==> flow/design.v <==
module One_ms_lfsr(clk, rst, enable,timeout);
  input clk, rst, enable;
  output timeout;
  reg timeout ;
  reg[15:0] LFSR;
  wire feedback = LFSR[15];
  always @(posedge clk)  begin
  timeout<=1'b0;
 if(rst==1'b0) begin
  LFSR <=16'd1;  
  timeout<=1'b0;
 end
 else  begin
   if (enable<=1'b0) 
    timeout<=1'b0;  
   else begin
    if (LFSR == 16'b1100010000100110) begin  
     timeout<=1'b1;
     LFSR <=16'd1; 
    end 
   else begin
    LFSR[0] <= feedback;
    LFSR[1] <= LFSR[0];
    LFSR[2] <= LFSR[1] ^ feedback;
    LFSR[3] <= LFSR[2] ^ feedback;
    LFSR[4] <= LFSR[3];
    LFSR[5] <= LFSR[4] ^ feedback;
    LFSR[6] <= LFSR[5];
    LFSR[7] <= LFSR[6];
    LFSR[8] <= LFSR[7];
    LFSR[9] <= LFSR[8];
    LFSR[10] <= LFSR[9];
    LFSR[11] <= LFSR[10];
    LFSR[12] <= LFSR[11];
    LFSR[13] <= LFSR[12];
    LFSR[14] <= LFSR[13];
    LFSR[15] <= LFSR[14];
   end  
 end 
 end
  end
endmodule  
module countTo500(timeout500, enable, rst, clk);
	input clk, rst, enable;
	output timeout500;
	reg timeout500;
	reg [8:0] count;
always@(posedge clk) begin
	if(rst==0) begin
		count<=0;
		timeout500<=0;
	end
	else begin
		if(enable==0) begin
			timeout500<=0;
		end
		else begin
			if(count==500) begin
				timeout500<=1;
				count<=0;
			end
			else begin
				count<=count+1;
				timeout500<=0;
			end
		end
	end
end
endmodule
module timerMultiplier(timeout, speedMultiplier, enable, rst, clk);
input clk, rst, enable;
input [1:0] speedMultiplier;
output timeout;
reg timeout;
reg [2:0] count;
always@(posedge clk) begin
	if(rst==0) begin
		count<=0;
		timeout<=0;
	end
	else begin
		if(enable==0) begin
			timeout<=0;
		end
		else begin
			if(count==speedMultiplier) begin
				timeout<=1;
				count<=0;
			end
			else begin
				count<=count+1;
				timeout<=0;
			end
		end
	end
end
endmodule 
module timerSequenceFlash(timeout, speedMultiplier, enable, rst, clk);
input rst, clk, enable;
input [1:0] speedMultiplier;
output timeout;
wire time50000, time500;
One_ms_lfsr DUT_oneMillisec(clk, rst, enable,time50000);
countTo500 speed_countTo500(time500, time50000, rst, clk);
timerMultiplier speed_speedMultiplier(timeout, speedMultiplier, time500, rst, clk);
endmodule
Step by step through the tools: timerSequenceFlash. What the tools print for timerSequenceFlash, step after step. Line numbers count from 1 in the design file above. The mark -- stands for no value.

Top: timerSequenceFlash. Clock input: clk. Cell library: sky130hd. Corner: tt_025C_1v80.

After elaboration. Counts by Yosys on the flattened word-level netlist (proc, flatten, opt, wreduce; memories kept). Register bits leave out memories and registers merged into their read ports (data or address); mux counts leave out enables and synchronous resets folded into registers. Print and check cells are left out. Cells with the same type and inputs are merged into one.

Under register bits after elaboration stands 31. Input port bits: 5. Under output and inout port bits stands 1. The entry for word-level cells reads 55.

For add/subtract/negate cells the number is 2. The figure for magnitude comparators is 1. The entry for equal/unequal tests reads 3. The entry for muxes and demuxes reads 21. Bitwise operators: 4. The entry for reduce/logical cells reads 3.

Operator list (count): 1-bit two-way mux (19); 16-bit == test with constant B (1); 9-bit by 1-bit adder with 9-bit output with constant B (1); 9-bit == test with constant B (1); 9-bit two-way mux (1); 2-bit AND reduction (2); 1-bit bitwise XOR (3); 3-bit by 1-bit adder with 3-bit output with constant B (1); 3-bit by 2-bit == test with 1-bit output (1); 3-bit two-way mux (1); 2-bit OR reduction (1); 1-bit less-or-equal comparator with constant B (1); 1-bit inverter (1).

Logic depth. Yosys ltp: most cells in a row. Word level: on the elaborated netlist, between registers, memories and ports. Mapped: between sequential cells and ports; inverters and the memories' decode and read muxes count.

For depth after elaboration the number is 2. For ABC_AREA the number is 0. The entry for depth in mapped cells reads 5. Gate-level depth less buffers: 5.

Synthesis result. Yosys stat after the flow's synthesis: flattened, memories mapped to cells. It holds for the ABC_AREA given above (unset counts as 0); a run with the other value may have another netlist. The area totals of this step are shown rounded.

Cells in the netlist: 131. The figure for synthesis area is 1300 um2. For sequential area the number is 621 um2. For flip-flop cells the number is 31. The figure for buffer cells is 6.

Cells by type: sky130_fd_sc_hd__dfxtp_1 (count 31, total area 620.595 um2); sky130_fd_sc_hd__mux2i_1 (count 11, total area 110.106 um2); sky130_fd_sc_hd__nor2_1 (count 18, total area 67.565 um2); sky130_fd_sc_hd__xor2_1 (count 7, total area 61.309 um2); sky130_fd_sc_hd__a32o_1 (count 4, total area 40.038 um2); sky130_fd_sc_hd__ha_1 (count 3, total area 37.536 um2); sky130_fd_sc_hd__nand4_1 (count 5, total area 31.28 um2); sky130_fd_sc_hd__o41ai_4 (count 1, total area 27.526 um2); sky130_fd_sc_hd__nor4b_1 (count 3, total area 26.275 um2); sky130_fd_sc_hd__xnor2_1 (count 3, total area 26.275 um2); sky130_fd_sc_hd__buf_2 (count 5, total area 25.024 um2); sky130_fd_sc_hd__o21ai_0 (count 5, total area 25.024 um2); sky130_fd_sc_hd__nand3b_1 (count 3, total area 22.522 um2); sky130_fd_sc_hd__a21oi_1 (count 4, total area 20.019 um2); sky130_fd_sc_hd__nand3_1 (count 4, total area 20.019 um2); sky130_fd_sc_hd__nor4bb_1 (count 2, total area 20.019 um2); sky130_fd_sc_hd__nand2_1 (count 5, total area 18.768 um2); sky130_fd_sc_hd__or3_1 (count 3, total area 18.768 um2).

Other cell types: 9; their cells: 14. The figures by module come from a second, unflattened synthesis with its own total; it is not the netlist above.

The figure for cells (unflattened synthesis) is 133. The figure for area (unflattened synthesis) is 1380 um2.

Rows give one instance, submodules left out.

Modules: One_ms_lfsr (instances 1, cells 60, area 713 um2, sequential area 340 um2); countTo500 (instances 1, cells 54, area 472 um2, sequential area 200 um2); timerMultiplier (instances 1, cells 19, area 191 um2, sequential area 80.1 um2); timerSequenceFlash (instances 1, cells 0, area 0.0 um2, sequential area 0.0 um2).

Timing after synthesis. Source: OpenSTA report_checks on the synthesized netlist (no wires, ideal clock, input and output delay 20% of the period each), path of least setup slack; recovery checks are left aside. Register names are those of the netlist, which keeps one name where synthesis merged equal registers.

Kind: reg-to-reg. Start: reg speed_countTo500.count[0]. End: reg speed_countTo500.count[6]. For period the number is 1.37 ns. Under library setup time stands 0.070 ns. The entry for launch time at the first pin reads 0.000 ns. The entry for arrival reads 1.155 ns. Data required time: 1.300 ns. For setup slack the number is 0.145 ns. Path delay: 1.225 ns. The figure for driving pins on the path is 5. Under buffers on the path stands 0. For synthesis period reached the number is 1.225 ns.

"path delay" = arrival - input delay + setup time. "driving pins on the path": output pins that drive a net of the path, with the launching flip-flop's if there is one; two outputs of one cell count as two. "synthesis period reached" = period - worst setup slack (recovery checks aside). The figure is calculated, with input and output delays left at 20% of the set period. Between the ends stands the longest chain of elaborated cells between them, by number of cells; it is not shown to be the way that was timed. Of several equally long chains one is given. A line is the first line of the expression or statement that the cell stems from. Yosys adds cells for indexed reads and writes and turns some case tables into memories. A register here has more assigning lines than the two given.

Path through: sky130_fd_sc_hd__dfxtp_1 sky130_fd_sc_hd__ha_1 sky130_fd_sc_hd__nand4_1 sky130_fd_sc_hd__or3_1 sky130_fd_sc_hd__a21oi_1. The figure for cells in the longest elaborated chain is 2. For elaborated cells between the ends (all ways) the number is 3. Under source lines of those cells stands 2. Those cells by class: 1 x add/sub; 1 x eq/ne; 1 x mux.

RTL lines, path post-synthesis: start: declaration (RTL line 47) `reg [8:0] count;`; start: assignment (RTL line 50) `count<=0;`; start: assignment (RTL line 63) `count<=count+1;`; 9-bit by 1-bit adder with 9-bit output (RTL line 63); 9-bit two-way mux (RTL line 58) `if(count==500) begin`; end: assignment (RTL line 60) `count<=0;`; end: assignment (RTL line 63); end: declaration (RTL line 47).

Worst path after layout. From the final timing report of entry A: the path of least setup slack in the routed layout; clock arrival at registers is part of the times.

Kind: reg-to-reg. Start: reg DUT_oneMillisec.LFSR[13]. End: reg DUT_oneMillisec.LFSR[5]. For period the number is 1.14 ns. Under library setup time stands 0.10 ns. The entry for launch time at the first pin reads 0.32 ns. The entry for arrival reads 1.56 ns. Data required time: 1.37 ns. For setup slack the number is -0.19 ns. The figure for driving pins on the path is 4. Under buffers on the path stands 0.

Between the ends stands the longest chain of elaborated cells between them, by number of cells; it is not shown to be the way that was timed. Of several equally long chains one is given. A register here has more assigning lines than the two given.

Path through: sky130_fd_sc_hd__dfxtp_4 sky130_fd_sc_hd__nor4b_4 sky130_fd_sc_hd__nand4_1 sky130_fd_sc_hd__a32o_1. The figure for cells in the longest elaborated chain is 2. For elaborated cells between the ends (all ways) the number is 2. Under source lines of those cells stands 1. Those cells by class: 1 x eq/ne; 1 x mux.

RTL lines, path after layout: start: declaration (RTL line 5) `reg[15:0] LFSR;`; start: assignment (RTL line 10) `LFSR <=16'd1;`; start: assignment (RTL line 35) `LFSR[13] <= LFSR[12];`; 16-bit == test (RTL line 17) `if (LFSR == 16'b1100010000100110) begin`; 1-bit two-way mux (RTL line 17); end: assignment (RTL line 19) `LFSR <=16'd1;`; end: assignment (RTL line 27) `LFSR[5] <= LFSR[4] ^ feedback;`; end: declaration (RTL line 5).

## Implementation results

Top module timerSequenceFlash; platform sky130hd; tools Yosys and OpenROAD; 2 stored runs in no particular order. Input and output delays are each 20% of the period that was set; the output load is 0.01 pF. "clock period achieved": clock period set for the run, less the worst setup slack. It is reckoned from that one timing run; input and output delays stay at 20% of the period that was set. "worst path time" is the time allowed to the run's worst setup path (the clock period less input and output delay, where it has them) less its slack. Clock arrival times count: a late capture clock shortens it, a late launch clock lengthens it. The measured numbers are rounded.

Files of entry A:
==> flow/run.sh <==
#!/bin/bash
# the make line also repeats the synthesis and layout settings of config.mk as NAME=value (left out here)
make -C /OpenROAD-flow-scripts/flow DESIGN_CONFIG=/design/flow/config.mk WORK_HOME=/design/flow/orfs CLKGATE_MAP_FILE= finish
==> flow/config.mk <==
export PLATFORM = sky130hd
export DESIGN_NAME = timerSequenceFlash
export DESIGN_NICKNAME = timerSequenceFlash
export VERILOG_FILES = /design/flow/design.v
export SDC_FILE = /design/flow/constraint.sdc
export NUM_CORES = 4
export LEC_CHECK = 0
export CAP_MARGIN = 20
export CORE_MARGIN = 2
export CORE_UTILIZATION = 40
export SLEW_MARGIN = 20
==> flow/constraint.sdc <==
create_clock -name core_clock -period 1.14 [get_ports {clk}]
set_input_delay 0.2280 -clock core_clock [delete_from_list [all_inputs] [get_ports {clk}]]
set_output_delay 0.2280 -clock core_clock [all_outputs]
set_load 0.01 [all_outputs]

Results of entry A. The overall die area stands at 3710 um2. The smallest hold slack stands at 0.494 ns. The utilization comes to 59.4 %. The total negative slack stands at -1.91 ns. The worst path time stands at 1.33 ns. Class of the worst setup path: reg-to-reg. The chip area in the Yosys report comes to 1300 um2. The standard-cell area after routing reads 1830 um2. The clock period achieved comes to 1.327 ns. The worst slack on setup checks stands at -0.187 ns.

Files of entry B:
==> flow/run.sh <==
#!/bin/bash
# the make line also repeats the synthesis and layout settings of config.mk as NAME=value (left out here)
make -C /OpenROAD-flow-scripts/flow DESIGN_CONFIG=/design/flow/config.mk WORK_HOME=/design/flow/orfs CLKGATE_MAP_FILE= finish
==> flow/config.mk <==
export PLATFORM = sky130hd
export DESIGN_NAME = timerSequenceFlash
export DESIGN_NICKNAME = timerSequenceFlash
export VERILOG_FILES = /design/flow/design.v
export SDC_FILE = /design/flow/constraint.sdc
export NUM_CORES = 4
export LEC_CHECK = 0
export CAP_MARGIN = 35
export CELL_PAD_IN_SITES_DETAIL_PLACEMENT = 2
export CORE_MARGIN = 2
export CORE_UTILIZATION = 62
export CTS_CLUSTER_DIAMETER = 327
export MAX_ROUTING_LAYER = met5
export PLACE_DENSITY_LB_ADDON = 0.04
export SETUP_SLACK_MARGIN = 0.25
export SLEW_MARGIN = 20
export TNS_END_PERCENT = 25
==> flow/constraint.sdc <==
create_clock -name core_clock -period 1.79 [get_ports {clk}]
set_input_delay 0.3580 -clock core_clock [delete_from_list [all_inputs] [get_ports {clk}]]
set_output_delay 0.3580 -clock core_clock [all_outputs]
set_load 0.01 [all_outputs]

Outcome of entry B: not finished: placement ended with error DPL-0033.
